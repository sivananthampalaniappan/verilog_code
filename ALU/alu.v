==> flow/design.v <==
module alu_32bit(y,a,b,f,clk,rst);
input clk,rst;
input [7:0]a,b;
input [2:0]f;
output reg[7:0]y;
always@(posedge clk or posedge rst)
begin
	if(rst)
		y<=8'b0;
	else
	begin
		case(f)
			3'b000:y <= a&b;
			3'b001:y <= a|b;
			3'b010:y <= ~(a&b);
			3'b011:y <= ~(a|b);
			3'b100:y <= a+b;
			3'b101:y <= a-b;
			3'b110:y <= a*b;
			3'b111:y <= ~a;
			default: y <= 8'bx;
		endcase
	end
end
endmodule
# Step by step through the tools: alu_32bit
# What the tools print for alu_32bit, step after step.
# Lines are those of the file above, counted from 1.
# Operators carry their Yosys type and port widths (W data, S select, Z words).
# Cell names lack the library's common part.
# Not given: -
# design
top_module	alu_32bit
clk_port	clk
lib	sky130hd
pvt_corner	tt_025C_1v80

# After elaboration
# Source: Yosys, flattened and elaborated, memories not mapped. Widths are those after wreduce; folded enables and synchronous resets count as part of the registers. Registers that Yosys merges into a memory's read port (data or address) are not register bits. Print and check cells do not count. Equal cells are merged and count once.
# bits
out_inout_bits	8
word_cells	18
ff_bits	8
inputBits	21
# op_classes
n_mul	1
muxes	1
reduce_logical	1
bitwise	5
n_eq	7
n_addsub	2
# op_table
op	count
$mul A8 B8 Y8	1
$pmux W8 S8	1
$not A8 Y8	3
$eq A3 B3 Y1 const B	4
$add A8 B8 Y8	1
$sub A8 B8 Y8	1
$and A8 B8 Y8	1
$or A8 B8 Y8	1
$eq A3 B2 Y1 const B	2
$eq A3 B1 Y1 const B	1
$logic_not A3 Y1	1

# Logic depth
# Longest topological path by Yosys (ltp), each cell counted once; first at word level (registers and memories cut), then after technology mapping (sequential cells cut; the memories' decode and read muxes count).
# depth
ltp_word	3
abc_area	0
mapped_depth	16
mapped_depth_nobuf	15

# Netlist
# Yosys stat after the flow's synthesis: flattened, memories mapped to cells. It holds for the ABC_AREA given above (unset counts as 0); a run with the other value may have another netlist.
# by_type
type	count	area_total_um2
ha_1	26	325.312
fa_1	13	260.25
dfrtp_1	8	200.192
xnor2_1	21	183.926
inv_1	33	123.869
nand2_1	30	112.608
nor2_1	20	75.072
o21ai_0	14	70.067
and2_1	9	56.304
xor2_1	6	52.55
a21oi_1	9	45.043
xnor3_1	2	45.043
maj3_1	4	40.038
a221oi_1	4	35.034
nor3_1	6	30.029
clkbuf_1	7	26.275
nor2b_1	4	25.024
a21o_1	3	22.522
# Not listed: further types 20, cells in them 32.
# mapped
cell_count	251
ffs	8
buf_cells	10
yosys_area_um2	1959.4
sequential_area_um2	200.2

# Timing after synthesis
# Source: OpenSTA report_checks on the synthesized netlist (no wires, ideal clock, input and output delay 20% of the period each), path of least setup slack; recovery checks are left aside. Register names are those of the netlist, which keeps one name where synthesis merged equal registers.
# synth_path
path_type	input-to-reg
start	input port b[3]
end	register y[7]
period_ps	9630
driving_pins	15
n_path_buf	1
setup_slack_ps	3892
t_first_pin_ps	1926
delay_ps	3812
arrival_ps	5610
setup_time_ps	128
t_required_ps	9502
input_delay_ps	1926
period_less_setup_slack_ps	5738
# "delay_ps" is the arrival time less input delay plus setup time.
# "driving_pins" counts driving pins, that of a launching flip-flop among them; a cell with two outputs on the path counts twice.
# "period_less_setup_slack_ps" = period - worst setup slack (recovery checks aside). The figure is calculated, with input and output delays left at 20% of the set period.
# The rows between start and end are the longest chain of elaborated cells between them; the timing report does not say that the signal goes this way. Where chains are equally long, one stands for them.
# Each line given opens the expression or statement behind the cell; cells for indexed reads and writes are added by Yosys, which also makes memories of some case tables.
# A register here has more assigning lines than the two given.
# synth_between
path_cell_list	clkbuf_1 -> nand2_1 -> fa_1 -> fa_1 -> inv_1 -> fa_1 -> inv_1 -> fa_1 -> inv_1 -> ha_1 -> a21oi_1 -> xnor3_1 -> xnor3_1 -> o31ai_1 -> a21oi_1
elab_chain_len	2
cone_cells	4
cone_lines	4
classes_between	add/sub: 2; mul: 1; mux: 1
# synth_rtl
item	line	source
start: declaration	3	input [7:0]a,b;
$mul A8 B8 Y8	19	3'b110:y <= a*b;
$pmux W8 S8	12	case(f)
end: assignment	13	3'b000:y <= a&b;
end: assignment	14	3'b001:y <= a|b;
end: declaration	5	output reg[7:0]y;

# Worst path after layout
# Path of least setup slack in the final report of run A (OpenROAD, finished layout, wires in). Where an end is a register, its clock arrival counts in the times.
# The path's times are printed in steps of 10 ps; the period is the one set.
# layout_path
path_type	input-to-reg
start	input port b[3]
end	register y[7]
period_ps	9590
setup_time_ps	120
input_delay_ps	1920
arrival_ps	6310
setup_slack_ps	3420
t_required_ps	9730
n_path_buf	1
driving_pins	15
t_first_pin_ps	1920
# The rows between start and end are the longest chain of elaborated cells between them; the timing report does not say that the signal goes this way. Where chains are equally long, one stands for them.
# A register here has more assigning lines than the two given.
# layout_between
path_cell_list	clkdlybuf4s50_1 -> nand2_1 -> fa_1 -> fa_1 -> inv_1 -> fa_1 -> inv_1 -> fa_1 -> inv_1 -> ha_1 -> a21oi_1 -> xnor3_1 -> xnor3_1 -> o31ai_1 -> a21oi_1
elab_chain_len	2
cone_cells	4
cone_lines	4
classes_between	add/sub: 2; mul: 1; mux: 1
# layout_rtl
item	line	source
start: declaration	3	input [7:0]a,b;
$mul A8 B8 Y8	19	3'b110:y <= a*b;
$pmux W8 S8	12	case(f)
end: assignment	13	3'b000:y <= a&b;
end: assignment	14	3'b001:y <= a|b;
end: declaration	5	output reg[7:0]y;

# alu_32bit through Yosys and OpenROAD on sky130hd: 2 stored runs, unordered, with their settings and measured results. The constraints put input and output delay at 20% of the set period each and load the outputs with 0.01 pF.
# "achieved_clock_period_ps" = clock period - worst setup slack. The figure is calculated, with input and output delays left at 20% of the set period.
# "timing.worst_path_ps" means the part of the period allowed to the worst setup path (the constraints hold back 20% at inputs and 20% at outputs) less its slack; where the path has registers, the arrival times of their clocks count too.
# "power_total_uw": no workload was simulated; the value follows from the tool's default switching activity.
# "timing.worst_path_ps" is given in steps of 10 ps.
# Among the settings, -- means not set for that run.
name,run A,run B
period_ns,9.59,4.27
CORE_UTILIZATION,69,55
SETUP_SLACK_MARGIN,-0.42,-0.25
PLACE_DENSITY_LB_ADDON,0.16,0.13
CORE_MARGIN,3,7
ABC_AREA,0,1
GPL_ROUTABILITY_DRIVEN,1,--
CTS_CLUSTER_DIAMETER,232,116
SLEW_MARGIN,35,15
CAP_MARGIN,20,0
CTS_CLUSTER_SIZE,--,47
synth_chip_area_um2,1959.4,2188.3
die_footprint_um2,3515.3,5940.6
cell_area_final_um2,2264.7,2736.4
post_route_util_pct,87.4,73.1
setup_ws_ps,3420,-6
tns_ps,0,-6
power_total_uw,251.6,618.5
achieved_clock_period_ps,6170,4276
timing.worst_path_ps,4250,3420
timing.worst_path_kind,input-to-reg,input-to-reg
